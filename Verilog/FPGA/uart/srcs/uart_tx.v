==> flow/design.v <==
module uart_tx #(parameter CLKS_PER_BIT = 10416)(
  input clk,               
  input   i_data_avial,    
  input[7:0] i_data_byte,  
  output reg o_active,      
  output reg o_tx,           
  output reg o_done         
);
    localparam IDLE    = 2'b00;
    localparam START   = 2'b01;
    localparam SEND_BIT = 2'b10;
    localparam STOP    = 2'b11;
    reg [1:0]  tx_state = 0;  
    reg[15:0] counter   = 0; 
    reg[2:0] bit_index  = 0;
    reg[7:0] data_byte  = 0;
    always @(posedge clk) begin
      case (tx_state)
        IDLE : begin
          o_tx <= 1;
          o_done <= 0;
          counter <= 0;
          bit_index <= 0;
          if (i_data_avial == 1) begin
            o_active <= 1;
            data_byte <= i_data_byte;
            tx_state <= START;
          end
          else 
            tx_state <=  IDLE;
            o_active <= 0;
        end
        START : begin
          o_tx <= 0;
          if (counter < CLKS_PER_BIT) begin
            counter <= counter + 16'b1;
            tx_state <= START;
          end
          else  begin
            counter <= 0;
            tx_state <= SEND_BIT;
          end
        end
        SEND_BIT : begin
          o_tx <= data_byte[bit_index];
          if (counter < CLKS_PER_BIT) begin
            counter <= counter + 16'b1;
            tx_state <= SEND_BIT;
          end
          else begin
            counter <= 0;
            if (bit_index < 7) begin
              bit_index <= bit_index + 3'b1;
              tx_state <= SEND_BIT;
            end
            else begin
              bit_index <= 0;
              tx_state <= STOP;
            end
          end
        end
        STOP : begin
          o_tx <= 1;
          if (counter < CLKS_PER_BIT) begin
            counter <= counter + 16'b1;
            tx_state <= STOP;
          end
          else begin
            o_done <= 1;
            tx_state <= IDLE;
            o_active <= 0;
          end
        end
        default : tx_state <= IDLE;
      endcase
    end 
endmodule
**Reports on uart_tx**

The steps from the RTL of uart_tx to its reports follow in flow order.
Lines are those of the file above, counted from 1.
Cell names lack the library's common part.
Not given: --

- Top: uart_tx
- Clock input: clk
- Standard-cell library: sky130hd
- Timing corner: tt_025C_1v80

**After elaboration**

Yosys after proc, flatten, opt, wreduce and memory -nomap, before mapping. Memory bits, and registers merged into a memory's read port (data or address), are not among the register bits. Print and check cells are not counted.

- $add $sub $neg: 2
- Magnitude comparators: 2
- Equal/unequal tests: 6
- Shift-type cells: 1
- Multiplexer cells: 17
- Reductions and logical operators: 10

Operator list:

| operator | count |
|---|---|
| parallel mux 16 bit (select 3 bit) | 1 |
| 2-to-1 mux 16 bit | 2 |
| adder 16 x 1 -> 16 bit (second input constant) | 1 |
| < comparator 16 x 14 -> 1 bit (second input constant) | 1 |
| AND reduction 2 bit | 4 |
| indexed select 8 x 3 -> 1 bit | 1 |
| parallel mux 2 bit (select 4 bit) | 1 |
| inequality test 2 bit (second input constant) | 3 |
| parallel mux 3 bit (select 2 bit) | 1 |
| 2-to-1 mux 3 bit | 2 |
| 2-to-1 mux 1 bit | 5 |
| equality test 2 bit (second input constant) | 2 |
| nonzero test 2 bit | 2 |
| OR reduction 2 bit | 2 |
| nonzero test 4 bit | 1 |
| parallel mux 1 bit (select 2 bit) | 2 |
| 2-to-1 mux 2 bit | 2 |
| adder 3 x 1 -> 3 bit (second input constant) | 1 |
| < comparator 3 bit (second input constant) | 1 |
| parallel mux 1 bit (select 3 bit) | 1 |
| equality test 2 x 1 -> 1 bit (second input constant) | 1 |
| zero test 2 bit | 1 |

- Flip-flop bits (word level): 32
- Input bits: 10
- Output and inout port bits: 3
- Word-level cells: 45

**Logic depth**

Depth = most cells in a row (Yosys ltp): at word level without a register or memory, in the mapped netlist without a sequential cell, where the memories' decode and read muxes count.

- Depth after elaboration: 4
- ABC_AREA: 0
- Gate-level depth with buffers: 6
- Gate-level depth less buffers: 5

**Synthesis result**

The flow's flattened synthesis, as Yosys stat reports it; memories are mapped. The netlist is that of the ABC_AREA named above (0 if unset); the other value can give another one.
The area totals of this step are shown rounded.

- Standard cells after synthesis: 145
- Chip area (Yosys): 1770 um^2
- Mapped flip-flops: 31
- Buffers: 8

Cells by type:

| type | count |
|---|---|
| edfxtp_1 | 28 |
| a21oi_2 | 10 |
| ha_1 | 7 |
| dfxtp_1 | 3 |
| xnor2_1 | 6 |
| xor2_1 | 5 |
| nand4_1 | 6 |
| a21oi_1 | 7 |
| a2111oi_4 | 1 |
| inv_1 | 7 |
| o2111ai_4 | 1 |
| o311ai_4 | 1 |
| nand3_1 | 5 |
| a22oi_1 | 3 |
| mux4_2 | 1 |
| nand2_1 | 6 |
| nor2_1 | 6 |
| o311a_4 | 1 |

Not listed: further types 27, cells in them 41.

**Worst setup path after synthesis**

Source: OpenSTA report_checks on the synthesized netlist (no wires, ideal clock, input and output delay 20% of the period each), path of least setup slack; recovery checks are left aside. Register names are those of the netlist, which keeps one name where synthesis merged equal registers.

- Path type: flip-flop to flip-flop
- From: register counter[8]
- To: register counter[0]
- Period: 3.67 ns
- Setup time: 0.372 ns
- Launch time at the first pin: 0.000 ns
- Arrival time: 1.655 ns
- Path slack: 1.643 ns
- Delay of the path: 2.027 ns
- Stages on the path: 5
- Period reached after synthesis: 2.027 ns

"delay of the path" = arrival - input delay + setup time.
"stages on the path" counts driving pins, that of a launching flip-flop among them; a cell with two outputs on the path counts twice.
"period reached after synthesis" = period - worst setup slack (recovery checks aside). The figure is calculated, with input and output delays left at 20% of the set period.
The rows between start and end are the longest chain of elaborated cells between them; the timing report does not say that the signal goes this way. Where chains are equally long, one stands for them.
Each line given opens the expression or statement behind the cell; cells for indexed reads and writes are added by Yosys, which also makes memories of some case tables.
At most two assigning lines are given for a register; there are more.
The path ends at the enable pin of a flip-flop; only ways to that pin are counted.

- Path through: edfxtp_1 > or3_4 > o311ai_4 > o21ai_1 > nand2_1
- Cells in the longest elaborated chain: 3
- Elaborated cells on any way between the ends: 3

Ends and longest elaborated chain, after synthesis:

| item | line | text |
|---|---|---|
| start: declaration | 14 | `reg[15:0] counter   = 0;` |
| start: assignment | 36 | `counter <= counter + 16'b1;` |
| start: assignment | 47 | `counter <= counter + 16'b1;` |
| < comparator 16 x 14 -> 1 bit | 64 | `if (counter < CLKS_PER_BIT) begin` |
| inequality test 2 bit | -- |  |
| AND reduction 2 bit | -- |  |
| end: assignment | 47 |  |
| end: assignment | 65 | `counter <= counter + 16'b1;` |
| end: declaration | 14 |  |

**Worst path after layout**

From the final timing report of run A: the path of least setup slack in the routed layout; clock arrival at registers is part of the times.

- Path type: flip-flop to flip-flop
- From: register counter[4]
- To: register counter[10]
- Period: 2.42 ns
- Setup time: 0.36 ns
- Launch time at the first pin: 0.29 ns
- Arrival time: 2.25 ns
- Path slack: 0.09 ns
- Stages on the path: 6

The rows between start and end are the longest chain of elaborated cells between them; the timing report does not say that the signal goes this way. Where chains are equally long, one stands for them.
At most two assigning lines are given for a register; there are more.
The path ends at the enable pin of a flip-flop; only ways to that pin are counted.

- Path through: edfxtp_1 > and2_1 > clkbuf_1 > o311ai_4 > o21ai_1 > nand2_1
- Cells in the longest elaborated chain: 3
- Elaborated cells on any way between the ends: 3

Ends and longest elaborated chain, after layout:

| item | line | text |
|---|---|---|
| start: declaration | 14 | `reg[15:0] counter   = 0;` |
| start: assignment | 36 | `counter <= counter + 16'b1;` |
| start: assignment | 47 | `counter <= counter + 16'b1;` |
| < comparator 16 x 14 -> 1 bit | 64 | `if (counter < CLKS_PER_BIT) begin` |
| inequality test 2 bit | -- |  |
| AND reduction 2 bit | -- |  |
| end: assignment | 47 |  |
| end: assignment | 65 | `counter <= counter + 16'b1;` |
| end: declaration | 14 |  |

Below are 2 stored runs of the flow (Yosys, OpenROAD; platform sky130hd) on uart_tx, each with its settings and what was measured, unordered. Constraints: input delay and output delay 20% of the set period each, output load 0.01 pF.
"total design power" is the tool's figure for a default switching activity; nothing was simulated.
Results are given in rounded form.
A setting shown as n/a is not set for that run.

| setting or result | run A | run B |
|---|---|---|
| period_ns | 2.42 | 3.12 |
| CORE_UTILIZATION | 36 | 40 |
| PLACE_DENSITY | 0.88 | n/a |
| CORE_ASPECT_RATIO | 0.94 | n/a |
| TNS_END_PERCENT | 40 | n/a |
| GPL_TIMING_DRIVEN | 0 | n/a |
| GPL_ROUTABILITY_DRIVEN | 1 | n/a |
| CTS_CLUSTER_SIZE | 26 | n/a |
| SLEW_MARGIN | 30 | 20 |
| CAP_MARGIN | 20 | 20 |
| CORE_MARGIN | 2 | 2 |
| standard-cell area after layout (um^2) | 2070 | 1980 |
| worst slack on setup checks (ns) | 0.090 | 0.845 |
| total die area (um^2) | 5510 | 4980 |
| synthesis area (um^2) | 1770 | 1770 |
| total design power (mW) | 1.59 | 1.11 |
