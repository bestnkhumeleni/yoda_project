==> flow/design.v <==
module uart_rx #(parameter CLKS_PER_BIT = 10416)(
    input  clk,  
    input  i_rx,  
    output reg o_rx_data_valid,  
    output reg[7:0]  o_rx_byte    
);
    localparam IDLE    =  2'b00;
    localparam START   =  2'b01;
    localparam DATA    =  2'b10;
    localparam STOP    =  2'b11;
    reg[1:0] rx_state  = IDLE;
    reg[15:0] counter  = 0;
    reg[7:0] rx_byte   = 0;
    reg[2:0] bit_index = 0;
    always @(posedge clk)  begin
        case (rx_state)
            IDLE : begin
                o_rx_data_valid <= 1'b0;
                counter       <= 0;
                bit_index     <= 0;
                if (i_rx == 1'b0)  
                    rx_state <= START;
                else
                    rx_state <= IDLE;
            end
            START : begin 
                if (counter == CLKS_PER_BIT/2) begin
                    if (i_rx == 0) begin
                        counter  <= 0; 
                        rx_state <= DATA; 
                    end
                    else
                        rx_state <= IDLE;
                end
                else begin
                    counter  <= counter + 1;
                    rx_state <= START; 
                end
            end
            DATA : begin
                if (counter < CLKS_PER_BIT) begin
                    counter  <= counter + 1;
                    rx_state <= DATA;
                end
                else begin
                    counter <= 0;
                    rx_byte[bit_index] = i_rx;
                    if (bit_index < 7) begin
                        bit_index <= bit_index + 1;
                        rx_state  <= DATA; 
                    end
                    else begin
                        bit_index <= 0;
                        rx_state  <= STOP;
                        o_rx_byte <= rx_byte;
                        o_rx_data_valid <= 1'b1;
                    end
                end
            end
            STOP : begin
                if (counter < CLKS_PER_BIT) begin
                    counter  <= counter + 1;
                    rx_state <= STOP;
                end
                else begin
                    counter  <= 0;
                    rx_state <= IDLE;
                end
            end
            default : rx_state <= IDLE;
        endcase
    end
endmodule
# Reports on uart_rx
# The steps from the RTL of uart_rx to its reports follow in flow order.
# Lines are those of the file above, counted from 1.
# Library cell names are shortened.
setup:
  design: "uart_rx"
  clk_port: "clk"
  library: "sky130hd"
  pvt_corner: "tt_025C_1v80"

# Word-level counts
# Counts by Yosys on the flattened word-level netlist (proc, flatten, opt, wreduce; memories kept). Register bits leave out memories and registers merged into their read ports (data or address). Print and check cells are left out. Cells with the same type and inputs are merged into one.
bits:
  mem_count: 0
  clocked_rd_ports_x_width: 0
  inputBits: 2
  rom_bits: 0
  out_inout_bits: 9
  ram_bits: 0
  latch_bits: 0
  reg_bits: 38
  elab_cells: 55
classes:
  n_div: 0
  mux: 19
  compare: 2
  shift: 2
  n_reduce_logical: 10
  addsub: 3
  multipliers: 0
  bitwise: 6
  equal: 7
ops:
  columns: ["operator", "count"]
  rows:
  - ["16-bit case mux with 3-bit select", 1]
  - ["16-bit 2-to-1 mux", 3]
  - ["16-bit by 1-bit adder with 16-bit output with constant B", 1]
  - ["16-bit by 13-bit equality test with 1-bit output with constant B", 1]
  - ["16-bit by 14-bit less-than comparator with 1-bit output with constant B", 1]
  - ["8-bit 2-to-1 mux", 2]
  - ["1-bit by 4-bit variable shift with 8-bit output", 1]
  - ["1-bit by 4-bit variable shift with 8-bit output with constant A", 1]
  - ["8-bit AND", 1]
  - ["8-bit OR", 1]
  - ["8-bit NOT", 1]
  - ["2-bit case mux with 4-bit select", 1]
  - ["2-bit AND reduction", 3]
  - ["3-bit AND reduction", 2]
  - ["3-bit case mux with 2-bit select", 1]
  - ["3-bit 2-to-1 mux", 2]
  - ["2-bit 2-to-1 mux", 3]
  - ["1-bit 2-to-1 mux", 5]
  - ["2-bit equality test with constant B", 2]
  - ["2-bit inequality test with constant B", 2]
  - ["3-bit negator with 4-bit output", 1]
  - ["4-bit nonzero test", 1]
  - ["1-bit NOT", 3]
  - ["3-bit by 1-bit adder with 3-bit output with constant B", 1]
  - ["3-bit less-than comparator with constant B", 1]
  - ["3-bit inequality test with constant B", 1]
  - ["3-bit OR reduction", 1]
  - ["2-bit by 1-bit equality test with 1-bit output with constant B", 1]
# Other operator kinds: 4; their cells: 4.

# Depth
# Yosys ltp: most cells in a row. Word level: on the elaborated netlist, between registers, memories and ports. Mapped: between sequential cells and ports; inverters and the memories' decode and read muxes count.
depth:
  word_depth: 7
  abc_area: 0
  depth_mapped: 7
  ltp_nobuf: 6

# Synthesis result
# Yosys stat after the flow's synthesis: flattened, memories mapped to cells. It holds for the ABC_AREA given above (unset counts as 0); a run with the other value may have another netlist.
# The area totals of this step are shown rounded.
synth_totals:
  flip_flops: 38
  yosys_area_um2: 1990
  cell_count: 175
  n_buf: 6
by_type:
  columns: ["type", "count"]
  rows:
  - ["edfxtp_1", 36]
  - ["xnor2_1", 13]
  - ["nor2_1", 25]
  - ["ha_1", 7]
  - ["nand2_1", 18]
  - ["nor4_1", 9]
  - ["dfxtp_1", 2]
  - ["nand3_1", 7]
  - ["inv_1", 8]
  - ["xor2_1", 3]
  - ["nand4_1", 4]
  - ["a211oi_1", 3]
  - ["mux2_2", 2]
  - ["a22oi_4", 1]
  - ["a21oi_1", 4]
  - ["nor3_1", 4]
  - ["o21ai_0", 4]
  - ["a211o_4", 1]
# Not listed: further types 20, cells in them 24.

# Timing after synthesis
# Source: OpenSTA report_checks on the synthesized netlist (no wires, ideal clock, input and output delay 20% of the period each), path of least setup slack; recovery checks are left aside. Register names are those of the netlist, which keeps one name where synthesis merged equal registers.
synth_timing:
  path_kind: "register to register"
  start: "register counter[12]"
  end: "register o_rx_byte[0]"
  clock_period_ps: 3750
  setup_ps: 389
  slack_ps: 1693
  path_stages: 4
  t_first_pin_ps: 0
  required_ps: 3361
  path_delay_ps: 2057
  t_arrival_ps: 1668
  period_less_setup_slack_ps: 2057
# "path_delay_ps" is the arrival time less input delay plus setup time.
# "path_stages": output pins that drive a net of the path, with the launching flip-flop's if there is one; two outputs of one cell count as two.
# "period_less_setup_slack_ps" is the clock period less the worst setup slack; recovery checks do not enter. This is arithmetic on one report: input and output delays are still those of the set period (20% each).
# The rows between start and end are the longest chain of elaborated cells between them; the timing report does not say that the signal goes this way. Where chains are equally long, one stands for them.
# Each line given opens the expression or statement behind the cell; cells for indexed reads and writes are added by Yosys, which also makes memories of some case tables.
# At most two assigning lines are given for a register; there are more.
synth_via:
  path_cell_list: "edfxtp_1 -> nand3b_1 -> a211o_4 -> a211oi_1"
  elab_chain_cells: 3
  cells_between: 3
  cone_classes: "compare (1); logic (1); reduce/logical (1)"
synth_lines:
  columns: ["element", "line_no", "rtl"]
  rows:
  - ["start, declared", 12, "reg[15:0] counter  = 0;"]
  - ["start, assigned", 36, "counter  <= counter + 1;"]
  - ["start, assigned", 42, "counter  <= counter + 1;"]
  - ["16-bit by 14-bit less-than comparator with 1-bit output", 41, "if (counter < CLKS_PER_BIT) begin"]
  - ["1-bit NOT", null, null]
  - ["3-bit AND reduction", null, null]
  - ["end, assigned", 55, "o_rx_byte <= rx_byte;"]
  - ["end, declared", 5, "output reg[7:0]  o_rx_byte"]

# Timing after layout
# Path of least setup slack in the final report of flow run A (OpenROAD, finished layout, wires in). Where an end is a register, its clock arrival counts in the times.
# The path's times are printed in steps of 10 ps; the period is the one set.
layout_timing:
  path_kind: "register to register"
  start: "register counter[0]"
  end: "register counter[15]"
  path_stages: 7
  t_arrival_ps: 2060
  setup_ps: 390
  clock_period_ps: 2880
  slack_ps: 760
  t_first_pin_ps: 320
  required_ps: 2810
# The rows between start and end are the longest chain of elaborated cells between them; the timing report does not say that the signal goes this way. Where chains are equally long, one stands for them.
# At most two assigning lines are given for a register; there are more.
# Only ways into the end's enable, where the timed path ends, are counted here.
layout_via:
  path_cell_list: "edfxtp_1 -> inv_1 -> ha_1 -> nor4bb_1 -> nand4_1 -> nor2_1 -> nand2_1"
  elab_chain_cells: 3
  cells_between: 3
  lines_between: 1
  cone_classes: "eq/ne (2); reduce/logical (1)"
layout_lines:
  columns: ["element", "line_no", "rtl"]
  rows:
  - ["start, declared", 12, "reg[15:0] counter  = 0;"]
  - ["start, assigned", 36, "counter  <= counter + 1;"]
  - ["start, assigned", 42, "counter  <= counter + 1;"]
  - ["16-bit by 13-bit equality test with 1-bit output", 27, "if (counter == CLKS_PER_BIT/2) begin"]
  - ["3-bit inequality test", null, null]
  - ["2-bit AND reduction", null, null]
  - ["end, assigned", 36, null]
  - ["end, assigned", 42, null]
  - ["end, declared", 12, null]

# Below are 2 stored runs of the flow (Yosys, OpenROAD; platform sky130hd) on uart_rx, each with its settings and what was measured, unordered. Constraints: input delay and output delay 20% of the set period each, output load 0.01 pF.
# By "worst_path_allowed_less_slack_ps" is meant the share of the clock period that the worst setup path is allowed (20% is reserved at inputs, 20% at outputs), minus its slack. Clock arrival times at its registers enter into it.
# "power.total_mw" rests on the timing tool's default activity at the inputs, not on a simulated workload.
# "worst_path_allowed_less_slack_ps" is given in steps of 10 ps.
# Measured values are rounded.
runs:
  - name: "flow run A"
    settings:
      period_ns: 2.88
      CORE_UTILIZATION: 60
      SETUP_SLACK_MARGIN: 0.28
      CORE_ASPECT_RATIO: 1.16
      TNS_END_PERCENT: 55
      CTS_CLUSTER_DIAMETER: 87
      CAP_MARGIN: 15
      SLEW_MARGIN: 10
      CORE_MARGIN: 2
    results:
      setup_ws_ps: 757
      die_area_um2: 3790
      worst_path_allowed_less_slack_ps: 2120
      path_kind: "register to register"
      power.total_mw: 0.946
      total_negative_slack_ps: 0
      ys_area_um2: 1990
      timing.hold.ws_ps: 583
      fin_util_frac: 0.688
      final_stdcell_area_um2: 2180
  - name: "flow run B"
    settings:
      period_ns: 3.47
      CAP_MARGIN: 20
      CORE_MARGIN: 2
      CORE_UTILIZATION: 40
      SLEW_MARGIN: 20
    results:
      setup_ws_ps: 1300
      die_area_um2: 5540
      worst_path_allowed_less_slack_ps: 2170
      path_kind: "register to register"
      power.total_mw: 0.876
      total_negative_slack_ps: 0
      ys_area_um2: 1990
      timing.hold.ws_ps: 563
      fin_util_frac: 0.474
      final_stdcell_area_um2: 2250
